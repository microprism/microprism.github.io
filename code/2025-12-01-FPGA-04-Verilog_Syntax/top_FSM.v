==> flow/design.v <==
module Key_Filter(
	input	wire	sys_clk,
	input	wire	sys_rst_n,
	input	wire	key_in,
	output	reg		key_out
    );
	parameter	VAILD_TIME_TO_CNT = 20'd1_000_000;	 
	localparam	L_VAILD_TIME_TO_CNT = VAILD_TIME_TO_CNT;
	reg	[19:0] clk_cnt;
	always@(posedge sys_clk or negedge sys_rst_n)
	if(!sys_rst_n)
		clk_cnt <= 20'b0;
	else if(key_in == 1'b1)
		clk_cnt <= 20'b0;
	else if(clk_cnt == L_VAILD_TIME_TO_CNT)	 
		clk_cnt <= clk_cnt;
	else
		clk_cnt <= clk_cnt + 1'b1;
	always@(posedge sys_clk or negedge sys_rst_n)
	if(!sys_rst_n)
		key_out <= 1'b0;
	else if(clk_cnt == L_VAILD_TIME_TO_CNT - 1)
		key_out <= 1'b1;
	else
		key_out <= 1'b0;
endmodule
module LedCtrl(
	input	wire			sys_clk,
	input	wire			sys_rst_n,
	input	wire	[6:0] 	state,
	output	reg		[3:0] 	led
    );
	parameter	FLOW_TIME_TO_CNT	= 25'd25_000_000;	 
	localparam	IDLE 	= 7'b0000001;
	localparam	HALF 	= 7'b0000010;
	localparam	ONE	 	= 7'b0000100;
	localparam	ONE_HALF= 7'b0001000;
	localparam	TWO		= 7'b0010000;
	localparam	TWO_HALF= 7'b0100001;
	localparam	THREE 	= 7'b1000001;
	localparam	L_GAP_CNT 		= FLOW_TIME_TO_CNT - 1'd1;
	reg [6:0] prev_state;
	always@(posedge sys_clk or negedge sys_rst_n)
	if(!sys_rst_n)
		prev_state <= IDLE;
	else
		prev_state <=  state;
	reg	[24:0] unit_cnt;
	always@(posedge sys_clk or negedge sys_rst_n)
	if(!sys_rst_n)
		unit_cnt <= 24'd0;
	else if(state != prev_state)				 
		unit_cnt <= 24'd0;
	else if(unit_cnt == L_GAP_CNT)			 
		unit_cnt <= 24'd0;
	else
		unit_cnt <= unit_cnt + 1'd1;
	reg flow_dir;
	always@(posedge sys_clk or negedge sys_rst_n)
	if(!sys_rst_n)
		flow_dir <= 1'b0;
	else if(state != prev_state)	 
		flow_dir <= 1'b0;
	else if((unit_cnt == L_GAP_CNT)&&(state == THREE))begin
			if(led[2] == 1'b1) 	 
				flow_dir <= 1'b1;
			else if(led[1] == 1'b1)
				flow_dir <= 1'b0;
			else
				flow_dir <= flow_dir;
			end
	else
		flow_dir <= flow_dir;
	localparam	ALL_DARK  = 4'b0000;
	localparam	LIGHT_ONE = 4'b0001;
	localparam	LIGHT_TWO = 4'b0011;
	localparam	LIGHT_THREE = 4'b0111;
	localparam	ALL_LIGHT = 4'b1111;
	always@(posedge sys_clk or negedge sys_rst_n)
	if(!sys_rst_n)
		led <= ALL_DARK;
	else if(state != prev_state)	 
		case(state)
			IDLE:		led <= ALL_DARK;
			HALF:		led <= LIGHT_ONE;
			ONE:		led <= LIGHT_TWO;
			ONE_HALF:	led <= LIGHT_THREE;
			TWO:		led <= ALL_LIGHT;
			TWO_HALF:	led <= LIGHT_ONE;
			THREE:		led <= LIGHT_ONE;
		default:	
			led <= ALL_DARK;
		endcase
	else if(unit_cnt == L_GAP_CNT)
		if(state == TWO_HALF)	 
			led <= {led[2:0],led[3]};
		else if(state == THREE)begin		
			if(!flow_dir)
				led <= {led[2:0],led[3]};
			else
				led <= {led[0],led[3:1]};
			end
		else	
			led <= led;
endmodule
module complex_FSM(
	input	wire	sys_clk,
	input	wire	sys_rst_n,
	input 	wire	pi_money_one,
	input	wire	pi_money_half,
	output	reg		[6:0]	state		 
    );
	wire   [1:0] pi_money;
	assign pi_money = {pi_money_one,pi_money_half};
	localparam	IDLE 		= 5'b00001;
	localparam	HALF		= 5'b00010;
	localparam	ONE	 		= 5'b00100;
	localparam	ONE_HALF 	= 5'b01000;
	localparam	TWO 		= 5'b10000;
	localparam	INPUT_NULL	= 2'b00;
	localparam	INPUT_HALF	= 2'b01;
	localparam	INPUT_ONE	= 2'b10;
	parameter RESET_TIME_TO_CNT = 29'd500_000_000;  
	reg  [28:0] reset_cnt;
	always@(posedge sys_clk or negedge sys_rst_n)
	if(!sys_rst_n)
		reset_cnt <= 29'd0;
	else if(reset_cnt == RESET_TIME_TO_CNT - 1)	 
		reset_cnt <= 29'd0;
	else if(pi_money != INPUT_NULL)				 
		reset_cnt <= 29'd0;
	else if(state != {2'b00,IDLE})				 
		reset_cnt <= reset_cnt + 1'd1; 
	else
		reset_cnt <= reset_cnt;
	always@(posedge sys_clk or negedge sys_rst_n)
	if(!sys_rst_n)
		state <= {2'b00,IDLE};
	else if((reset_cnt == RESET_TIME_TO_CNT - 1)&&(pi_money == INPUT_NULL))
		state <= {2'b00,IDLE};
	else
		case(state[4:0])
		IDLE:	if(pi_money == INPUT_HALF)		 
					state <= {2'b00,HALF};
				else if(pi_money == INPUT_ONE)
					state <= {2'b00,ONE};
				else
					state <= state;				 
		HALF:	if(pi_money == INPUT_HALF)
					state <= {2'b00,ONE};
				else if(pi_money ==INPUT_ONE)
					state <= {2'b00,ONE_HALF};
				else
					state <= state;
		ONE:	if(pi_money == INPUT_HALF)
					state <= {2'b00,ONE_HALF};
				else if(pi_money == INPUT_ONE)
					state <= {2'b00,TWO};
				else 
					state <= state;
		ONE_HALF:if(pi_money == INPUT_HALF)
					state <= {2'b00,TWO};
				else if(pi_money ==INPUT_ONE)
					state  <= {2'b01,IDLE};
				else
					state <= state;
		TWO:	if(pi_money == INPUT_HALF)
					state  <= {2'b01,IDLE};
				else if(pi_money ==INPUT_ONE)
					state  <= {2'b10,IDLE};
				else 
					state <= state;
		default:
				state <= {2'b00,IDLE};
		endcase
endmodule
module top_FSM(
	input wire 			sys_clk,
	input wire			sys_rst_n,
	input wire 			pi_money_half,
	input wire 			pi_money_one,
	output wire [3:0] 	led
    );
	wire fo_money_half;
	wire fo_money_one;
	Key_Filter Key_Filter_inst0(
	.sys_clk(sys_clk),
	.sys_rst_n(sys_rst_n),
	.key_in(pi_money_half),
	.key_out(fo_money_half)
    );
	Key_Filter Key_Filter_inst1(
	.sys_clk(sys_clk),
	.sys_rst_n(sys_rst_n),
	.key_in(pi_money_one),
	.key_out(fo_money_one)
    );
	wire [6:0] led_state;
	complex_FSM complex_FSM_inst0(
	.sys_clk(sys_clk),
	.sys_rst_n(sys_rst_n),
	.pi_money_one(fo_money_one),
	.pi_money_half(fo_money_half),
	.state(led_state)		 
    );
	LedCtrl LedCtrl_inst0(
	.sys_clk(sys_clk),
	.sys_rst_n(sys_rst_n),
	.state(led_state),
	.led(led)
    );
endmodule
-- Reports on top_FSM
The steps from the RTL of top_FSM to its reports follow in flow order.
Line numbers count from 1 in the design file above.
Library cell names are shortened.
The mark -- stands for no value.
- top: top_FSM
- clock input: sys_clk
- library: sky130hd
- timing corner: tt_025C_1v80

-- After elaboration
Yosys after proc, flatten, opt, wreduce and memory -nomap, before mapping. Memory bits, and registers merged into a memory's read port (data or address), are not among the register bits. Print and check cells are not counted. Equal cells are merged and count once.
- bits of input ports: 4
- noted output and inout port bits: 4
- noted elaborated cells: 88
- flip-flop bits (word level): 115
- noted reduce/logical cells: 13
- add/subtract/negate cells: 4
- noted eq/ne operators: 28
- multiplexer cells: 33
- operator list (cell ; number):
    29-bit 2-to-1 mux ; 3
    20-bit equality test (second input constant) ; 4
    20-bit 2-to-1 mux ; 4
    7-bit 2-to-1 mux ; 11
    25-bit 2-to-1 mux ; 2
    20-bit by 1-bit adder with 20-bit output (second input constant) ; 2
    7-bit parallel mux with 5-bit select ; 1
    29-bit by 1-bit adder with 29-bit output (second input constant) ; 1
    29-bit equality test (second input constant) ; 1
    25-bit by 1-bit adder with 25-bit output (second input constant) ; 1
    25-bit equality test (second input constant) ; 1
    4-bit by 1-bit != test with 1-bit output (second input constant) ; 5
    4-bit 2-to-1 mux ; 5
    4-bit parallel mux with 4-bit select ; 1
    3-bit nonzero test ; 3
    7-bit by 1-bit != test with 1-bit output (second input constant) ; 1
    7-bit by 2-bit equality test with 1-bit output (second input constant) ; 1
    7-bit by 3-bit equality test with 1-bit output (second input constant) ; 1
    7-bit by 4-bit equality test with 1-bit output (second input constant) ; 1
    7-bit by 5-bit equality test with 1-bit output (second input constant) ; 1
    7-bit by 6-bit equality test with 1-bit output (second input constant) ; 1
    7-bit != test ; 1
    7-bit equality test (second input constant) ; 1
    2-bit nonzero test ; 3
    1-bit 2-to-1 mux ; 6
    5-bit by 1-bit equality test with 1-bit output (second input constant) ; 1
    5-bit by 2-bit equality test with 1-bit output (second input constant) ; 1
    5-bit by 3-bit equality test with 1-bit output (second input constant) ; 1
Other operator kinds: 10; their cells: 13.

-- Logic depth
Longest topological path by Yosys (ltp), each cell counted once; first at word level (registers and memories cut), then after technology mapping (sequential cells cut; the memories' decode and read muxes count).
- noted depth after elaboration: 5
- noted ABC_AREA: 1
- depth in mapped cells: 11
- mapped depth without buffers at 11

-- Mapped cells and area
Yosys stat after the flow's synthesis: flattened, memories mapped to cells. It holds for the ABC_AREA given above (unset counts as 0); a run with the other value may have another netlist.
- noted synthesis area: 0.0070055 mm²
- buffers: 10
- flip-flop cells at 115
- cell count: 983
- cells by type (cell type ; number):
    dfrtp_1 ; 113
    nand2_1 ; 218
    nor2_1 ; 147
    inv_1 ; 141
    nand3_1 ; 74
    nor3_1 ; 51
    a21oi_1 ; 45
    o21ai_0 ; 40
    nand4_1 ; 30
    xor2_1 ; 12
    nor2_2 ; 13
    nand2_4 ; 7
    nor2_4 ; 7
    ha_1 ; 6
    nand3_2 ; 7
    nand2_2 ; 9
    dfstp_2 ; 2
    o21ai_1 ; 10
Not listed: further types 22, cells in them 51.

-- Timing after synthesis
OpenSTA on the mapped netlist: ideal clock, no wires. The path of least setup slack (recovery checks aside). Input and output delay are each 20% of the period. Register names are those of the netlist, which keeps one name where synthesis merged equal registers.
- path kind: reg2reg
- from: reg complex_FSM_inst0.reset_cnt[1]
- to: reg complex_FSM_inst0.state[4]
- time at the first pin at 0.000 ns
- path delay at 1.498 ns
- stages on the path: 12
- noted data arrival time: 1.381 ns
- noted period: 2.2 ns
- path slack: 0.702 ns
- synthesis period reached: 1.498 ns
"path delay" = arrival - input delay + setup time.
"stages on the path" counts driving pins, that of a launching flip-flop among them; a cell with two outputs on the path counts twice.
"synthesis period reached" = period - worst setup slack (recovery checks aside). The figure is calculated, with input and output delays left at 20% of the set period.
The rows between start and end are the longest chain of elaborated cells between them; the timing report does not say that the signal goes this way. Where chains are equally long, one stands for them.
Each line given opens the expression or statement behind the cell; cells for indexed reads and writes are added by Yosys, which also makes memories of some case tables.
A register here has more assigning lines than the two given.
- cells stage by stage: dfrtp_1 -> ha_1 -> nand2_2 -> nor2_2 -> nand2_4 -> nor2_4 -> nand3_2 -> buf_6 -> nand2_1 -> inv_1 -> nand2_1 -> nand2_1
- noted cells in the longest elaborated chain: 4
- elaborated cells between the ends (all ways) at 9
- ends and longest elaborated chain, post-synthesis (what ; RTL line ; source):
    start: declaration ; 124 ; reg [28:0] reset_cnt;
    start: assignment ; 133 ; reset_cnt <= reset_cnt + 1'd1;
    start: assignment ; 135 ; reset_cnt <= reset_cnt;
    29-bit equality test ; 139 ; else if((reset_cnt == RESET_TIME_TO_CNT - 1)&&(pi_money == INPUT_NULL))
    1-bit logical AND ; 139 ;
    4-bit by 1-bit != test with 1-bit output ; -- ;
    5-bit AND reduction ; -- ;
    end: assignment ; 138 ; state <= {2'b00,IDLE};
    end: assignment ; 140 ; state <= {2'b00,IDLE};
    end: declaration ; 111 ; output reg [6:0] state

-- Worst path after layout
From the final timing report of stored run 1: the path of least setup slack in the routed layout; clock arrival at registers is part of the times.
- path kind: reg2out
- from: reg LedCtrl_inst0.led[3]
- to: out led[3]
- noted data arrival time: 1.39 ns
- stages on the path: 2
- path slack: 1.71 ns
- external output delay at 0.78 ns
- noted period: 3.88 ns
- time at the first pin at 0.43 ns
A register here has more assigning lines than the two given.
- cells stage by stage: dfrtp_1 -> clkdlybuf4s50_1
- noted cells in the longest elaborated chain: 0
- elaborated cells between the ends (all ways) at 0
- ends and longest elaborated chain, after layout (what ; RTL line ; source):
    start: declaration ; 31 ; output reg [3:0] led
    start: assignment ; 96 ; led <= {led[2:0],led[3]};
    start: assignment ; 99 ; led <= {led[2:0],led[3]};
    end: declaration ; 182 ; output wire [3:0] led

Data sheet: physical implementation of top_FSM

Module top_FSM, platform sky130hd: 2 stored runs of the flow (Yosys, OpenROAD) with differing settings, in no particular order. Input and output delays are each 20% of the period that was set; the output load is 0.01 pF.
"period reached" means the clock period less the worst setup slack. The figure is calculated, with input and output delays left at 20% of the set period.
By "critical setup path time" is meant the share of the clock period that the worst setup path is allowed (20% is reserved at inputs, 20% at outputs), minus its slack. Clock arrival times at its registers enter into it.
By "total power after layout" is meant OpenSTA's value without simulated activity: inputs other than the clock are taken to toggle once in ten clock periods, and the tool carries that through the logic.

Stored run 1

==> flow/run.sh <==
#!/bin/bash
# the make line also repeats the synthesis and layout settings of config.mk as NAME=value (left out here)
make -C /OpenROAD-flow-scripts/flow DESIGN_CONFIG=/design/flow/config.mk WORK_HOME=/design/flow/orfs CLKGATE_MAP_FILE= finish
==> flow/config.mk <==
export PLATFORM = sky130hd
export DESIGN_NAME = top_FSM
export DESIGN_NICKNAME = top_FSM
export VERILOG_FILES = /design/flow/design.v
export SDC_FILE = /design/flow/constraint.sdc
export NUM_CORES = 4
export LEC_CHECK = 0
export ABC_AREA = 1
export CAP_MARGIN = 20
export CELL_PAD_IN_SITES_DETAIL_PLACEMENT = 1
export CELL_PAD_IN_SITES_GLOBAL_PLACEMENT = 2
export CORE_ASPECT_RATIO = 1.65
export CORE_MARGIN = 2
export CORE_UTILIZATION = 25
export CTS_CLUSTER_SIZE = 38
export GPL_ROUTABILITY_DRIVEN = 0
export GPL_TIMING_DRIVEN = 1
export MAX_ROUTING_LAYER = met5
export MIN_ROUTING_LAYER = met1
export PLACE_DENSITY_LB_ADDON = 0.25
export SETUP_SLACK_MARGIN = 1.11
export SLEW_MARGIN = 20
export TNS_END_PERCENT = 20
==> flow/constraint.sdc <==
create_clock -name core_clock -period 3.88 [get_ports {sys_clk}]
set_input_delay 0.7760 -clock core_clock [delete_from_list [all_inputs] [get_ports {sys_clk}]]
set_output_delay 0.7760 -clock core_clock [all_outputs]
set_load 0.01 [all_outputs]

Measured in stored run 1:
- period reached: 2.167 ns
- netlist area reported by Yosys at 0.0070055 mm²
- post-route setup TNS at 0.000 ns
- std-cell area (final layout) at 0.0080903 mm²
- noted the total power after layout: 2.935 mW
- setup slack of the critical path at 1.713 ns
- critical setup path time: 1.39 ns
- class of the worst setup path: reg2out
- utilization: 29.4%
- area inside the die boundary at 0.0294194 mm²

Stored run 2

==> flow/run.sh <==
#!/bin/bash
# the make line also repeats the synthesis and layout settings of config.mk as NAME=value (left out here)
make -C /OpenROAD-flow-scripts/flow DESIGN_CONFIG=/design/flow/config.mk WORK_HOME=/design/flow/orfs CLKGATE_MAP_FILE= finish
==> flow/config.mk <==
export PLATFORM = sky130hd
export DESIGN_NAME = top_FSM
export DESIGN_NICKNAME = top_FSM
export VERILOG_FILES = /design/flow/design.v
export SDC_FILE = /design/flow/constraint.sdc
export NUM_CORES = 4
export LEC_CHECK = 0
export ABC_AREA = 0
export CAP_MARGIN = 20
export CELL_PAD_IN_SITES_DETAIL_PLACEMENT = 0
export CELL_PAD_IN_SITES_GLOBAL_PLACEMENT = 0
export CORE_ASPECT_RATIO = 0.69
export CORE_MARGIN = 2
export CORE_UTILIZATION = 16
export CTS_CLUSTER_DIAMETER = 33
export MIN_ROUTING_LAYER = met1
export PLACE_DENSITY_LB_ADDON = 0.14
export SLEW_MARGIN = 20
export TNS_END_PERCENT = 90
==> flow/constraint.sdc <==
create_clock -name core_clock -period 2.77 [get_ports {sys_clk}]
set_input_delay 0.5540 -clock core_clock [delete_from_list [all_inputs] [get_ports {sys_clk}]]
set_output_delay 0.5540 -clock core_clock [all_outputs]
set_load 0.01 [all_outputs]

Measured in stored run 2:
- period reached: 2.142 ns
- netlist area reported by Yosys at 0.0060195 mm²
- post-route setup TNS at 0.000 ns
- std-cell area (final layout) at 0.0072444 mm²
- noted the total power after layout: 3.945 mW
- setup slack of the critical path at 0.628 ns
- critical setup path time: 2.14 ns
- class of the worst setup path: reg2reg
- utilization: 19.7%
- area inside the die boundary at 0.0392168 mm²
